==> flow/design.v <==
module final_project
  (input logic        clk,
   output logic       hsync,
   output logic       vsync,
   output logic [2:0] rgb);
   logic pixel_tick, video_on;
   logic [9:0] h_count;
   logic [9:0] v_count;
   localparam HD       = 640,  
              HF       = 48,   
              HB       = 16,   
              HFB      = 96,   
              VD       = 480,  
              VT       = 10,   
              VB       = 33,   
              VFB      = 2,    
				  LINE_END = HF+HD+HB+HFB-1,
              PAGE_END = VT+VD+VB+VFB-1;
   always_ff @(posedge clk)
     pixel_tick <= ~pixel_tick;  
   always_ff @(posedge clk)
     if (pixel_tick) 
       begin
          if (h_count == LINE_END)
              begin
                  h_count <= 0;
                  if (v_count == PAGE_END)
                        v_count <= 0;
                  else
                     v_count <= v_count + 1;
               end
           else
               h_count <= h_count + 1;
        end
   always_comb
        begin
        rgb = 3'b0;
        if((h_count < HD) && (v_count < VD)) 
                rgb = 3'b100;     
        end
   assign hsync = (h_count >= (HD+HB) && h_count <= (HFB+HD+HB-1));
   assign vsync = (v_count >= (VD+VB) && v_count <= (VD+VB+VFB-1));
   initial
     begin
        h_count = 0;
        v_count = 0;
        pixel_tick = 0;
     end
endmodule
==> From RTL to reports: final_project <==
Tool output for the design above, in the order of the flow.
Line numbers count from 1 in the design file above.
Operators: Yosys type, input widths -> output width; for muxes data width and select width s.
Library cell names are shortened.
{ "inputs": {"top_module": "final_project", "clock": "clk", "library": "sky130hd", "lib_corner": "tt_025C_1v80"} }

==> Word-level counts <==
Counts by Yosys on the flattened word-level netlist (proc, flatten, opt, wreduce; memories kept). Register bits leave out memories and registers merged into their read ports (data or address); mux counts leave out enables and synchronous resets folded into registers. Print and check cells are left out. Cells with the same type and inputs are merged into one.
{ "word_totals": {"latchBits": 0, "memories": 0, "regBits": 21, "ramBits": 0, "in_bits": 1, "romBits": 0, "clocked_rd_ports_x_width": 0} }
{ "op_classes": {"add_sub_neg": 2, "multipliers": 0, "n_shift": 0, "n_logic": 1, "equal": 2, "cmp": 6, "n_mux": 1, "n_div": 0, "reduce_logical": 4} }
{ "op_table": {"columns": ["operator", "n"], "rows": [
  ["$add 10x1->10 const B", 2],
  ["$ge 10x10->1 const B", 2],
  ["$le 10x10->1 const B", 2],
  ["$eq 10x10->1 const B", 2],
  ["$lt 10x10->1 const B", 1],
  ["$lt 10x9->1 const B", 1],
  ["$logic_and 1x1->1", 3],
  ["$mux 3", 1],
  ["$reduce_and 2->1", 1],
  ["$not 1->1", 1]
]} }

==> Longest topological paths <==
Yosys ltp: most cells in a row. Word level: on the elaborated netlist, between registers, memories and ports. Mapped: between sequential cells and ports; inverters and the memories' decode and read muxes count.
{ "depth": {"ltp_word": 3, "ABC_AREA": 0, "ltp_mapped": 5, "ltp_nobuf": 5} }

==> After synthesis <==
Yosys stat after the flow's synthesis: flattened, memories mapped to cells. It holds for the ABC_AREA given above (unset counts as 0); a run with the other value may have another netlist.
{ "mapped": {"cells": 107, "area_mm2": 0.0011924, "ffs": 21} }
{ "by_type": {"columns": ["cell_type", "n", "type_area_um2"], "rows": [
  ["edfxtp_1", 20, 600.576],
  ["ha_1", 6, 75.072],
  ["xor2_1", 7, 61.309],
  ["xnor2_1", 5, 43.792],
  ["nand3_1", 7, 35.034],
  ["nor2_1", 9, 33.782],
  ["and3_1", 5, 31.28],
  ["inv_1", 8, 30.029],
  ["o31ai_1", 3, 22.522],
  ["nor4_4", 1, 21.27],
  ["dfxtp_1", 1, 20.019],
  ["nand4_1", 3, 18.768],
  ["a21oi_1", 3, 15.014],
  ["buf_4", 2, 15.014],
  ["nand2_1", 4, 15.014],
  ["nor4b_2", 1, 15.014],
  ["o21ai_0", 3, 15.014],
  ["or4_1", 2, 15.014]
]} }
Not listed: further types 12, cells in them 17.

==> Path before layout <==
OpenSTA on the mapped netlist: ideal clock, no wires. The path of least setup slack (recovery checks aside). Input and output delay are each 20% of the period. Register names are those of the netlist, which keeps one name where synthesis merged equal registers.
{ "synth_timing": {"kind": "register to register", "start": "register h_count[0]", "end": "register v_count[0]", "stages": 6, "path_buffers": 1, "t_arrival_ns": 1.584, "t_required_ns": 1.797, "setup_ns": 0.343, "delay_ns": 1.927, "slack_ns": 0.212, "tclk_ns": 2.14, "synth_period_reached_ns": 1.928} }
"delay_ns" = arrival - input delay + setup time.
"stages": output pins that drive a net of the path, with the launching flip-flop's if there is one; two outputs of one cell count as two.
"synth_period_reached_ns" = period - worst setup slack (recovery checks aside). The figure is calculated, with input and output delays left at 20% of the set period.
The rows between start and end are the longest chain of elaborated cells between them; the timing report does not say that the signal goes this way. Where chains are equally long, one stands for them.
Each line given opens the expression or statement behind the cell; cells for indexed reads and writes are added by Yosys, which also makes memories of some case tables.
{ "synth_between": {"path_cell_list": "edfxtp_1 ha_1 and3_1 buf_2 nor4b_2 and2_1", "elab_chain_len": 2, "cone_cells": 2, "lines_between": 1, "classes_between": "eq/ne: 1; reduce/logical: 1"} }
{ "synth_lines": {"columns": ["item", "line", "source"], "rows": [
  ["start, declared", 7, "logic [9:0] h_count;"],
  ["start, assigned", 26, "h_count <= 0;"],
  ["start, assigned", 33, "h_count <= h_count + 1;"],
  ["$eq 10x10->1", 24, "if (h_count == LINE_END)"],
  ["$reduce_and 2->1", null, null],
  ["end, assigned", 28, "v_count <= 0;"],
  ["end, assigned", 30, "v_count <= v_count + 1;"],
  ["end, declared", 8, "logic [9:0] v_count;"]
]} }

==> Timing after layout <==
From the final timing report of run 1: the path of least setup slack in the routed layout; clock arrival at registers is part of the times.
{ "layout_timing": {"kind": "register to output", "start": "register v_count[6]", "end": "output vsync", "stages": 4, "tclk_ns": 1.58, "t_required_ns": 1.26, "slack_ns": -0.34, "path_buffers": 1, "t_arrival_ns": 1.60} }
The rows between start and end are the longest chain of elaborated cells between them; the timing report does not say that the signal goes this way. Where chains are equally long, one stands for them.
{ "layout_between": {"path_cell_list": "edfxtp_1 or4b_4 nor4_4 buf_2", "elab_chain_len": 2, "cone_cells": 3, "lines_between": 1, "classes_between": "compare: 2; reduce/logical: 1"} }
{ "layout_lines": {"columns": ["item", "line", "source"], "rows": [
  ["start, declared", 8, "logic [9:0] v_count;"],
  ["start, assigned", 28, "v_count <= 0;"],
  ["start, assigned", 30, "v_count <= v_count + 1;"],
  ["$ge 10x10->1", 42, "assign vsync = (v_count >= (VD+VB) && v_count <= (VD+VB+VFB-1));"],
  ["$logic_and 1x1->1", 42, null],
  ["end, declared", 4, "output logic       vsync,"]
]} }

==> results <==
Record of 2 stored runs of the RTL-to-layout flow on final_project, platform sky130hd. The runs are unordered. Constraints: input delay and output delay 20% of the set period each, output load 0.01 pF.
"period_reached_ns": clock period set for the run, less the worst setup slack. It is reckoned from that one timing run; input and output delays stay at 20% of the period that was set.
"critical_path_time_ns" is the time allowed to the run's worst setup path (the clock period less input and output delay, where it has them) less its slack. Clock arrival times count: a late capture clock shortens it, a late launch clock lengthens it.
By "total_power_w" is meant OpenSTA's value without simulated activity: inputs other than the clock are taken to toggle once in ten clock periods, and the tool carries that through the logic.

Run 1
==> flow/run.sh <==
#!/bin/bash
# the make line also repeats the synthesis and layout settings of config.mk as NAME=value (left out here)
make -C /OpenROAD-flow-scripts/flow DESIGN_CONFIG=/design/flow/config.mk WORK_HOME=/design/flow/orfs CLKGATE_MAP_FILE= finish
==> flow/config.mk <==
export PLATFORM = sky130hd
export DESIGN_NAME = final_project
export DESIGN_NICKNAME = final_project
export VERILOG_FILES = /design/flow/design.v
export SDC_FILE = /design/flow/constraint.sdc
export NUM_CORES = 4
export LEC_CHECK = 0
export ABC_AREA = 0
export CAP_MARGIN = 5
export CELL_PAD_IN_SITES_GLOBAL_PLACEMENT = 1
export CORE_MARGIN = 8
export CORE_UTILIZATION = 46
export CTS_CLUSTER_DIAMETER = 109
export CTS_CLUSTER_SIZE = 98
export GPL_TIMING_DRIVEN = 0
export MAX_ROUTING_LAYER = met4
export MIN_ROUTING_LAYER = met1
export PLACE_DENSITY = 0.51
export SLEW_MARGIN = 35
==> flow/constraint.sdc <==
create_clock -name core_clock -period 1.58 [get_ports {clk}]
set_input_delay 0.3160 -clock core_clock [delete_from_list [all_inputs] [get_ports {clk}]]
set_output_delay 0.3160 -clock core_clock [all_outputs]
set_load 0.01 [all_outputs]

==> results of run 1, as JSON <==
{
  "total_power_w": 0.0008667,
  "tns_ns": -1.678,
  "final_setup_ws_ns": -0.335,
  "cell_area_final_mm2": 0.0016015,
  "period_reached_ns": 1.915,
  "final_die_area_mm2": 0.0044776,
  "ws_hold_ns": 0.632,
  "synthArea_mm2": 0.0011924,
  "critical_path_time_ns": 1.60,
  "worstPathKind": "register to output"
}

Run 2
==> flow/run.sh <==
#!/bin/bash
# the make line also repeats the synthesis and layout settings of config.mk as NAME=value (left out here)
make -C /OpenROAD-flow-scripts/flow DESIGN_CONFIG=/design/flow/config.mk WORK_HOME=/design/flow/orfs CLKGATE_MAP_FILE= finish
==> flow/config.mk <==
export PLATFORM = sky130hd
export DESIGN_NAME = final_project
export DESIGN_NICKNAME = final_project
export VERILOG_FILES = /design/flow/design.v
export SDC_FILE = /design/flow/constraint.sdc
export NUM_CORES = 4
export LEC_CHECK = 0
export ABC_AREA = 0
export CAP_MARGIN = 5
export CORE_ASPECT_RATIO = 1.02
export CORE_MARGIN = 2
export CORE_UTILIZATION = 41
export GPL_TIMING_DRIVEN = 0
export HOLD_SLACK_MARGIN = -0.03
export PLACE_DENSITY_LB_ADDON = 0.03
export SLEW_MARGIN = 20
==> flow/constraint.sdc <==
create_clock -name core_clock -period 3.12 [get_ports {clk}]
set_input_delay 0.6240 -clock core_clock [delete_from_list [all_inputs] [get_ports {clk}]]
set_output_delay 0.6240 -clock core_clock [all_outputs]
set_load 0.01 [all_outputs]

==> results of run 2, as JSON <==
{
  "total_power_w": 0.0004357,
  "tns_ns": 0.000,
  "final_setup_ws_ns": 0.300,
  "cell_area_final_mm2": 0.0012912,
  "period_reached_ns": 2.820,
  "final_die_area_mm2": 0.0033556,
  "ws_hold_ns": 0.610,
  "synthArea_mm2": 0.0011924,
  "critical_path_time_ns": 2.20,
  "worstPathKind": "register to output"
}
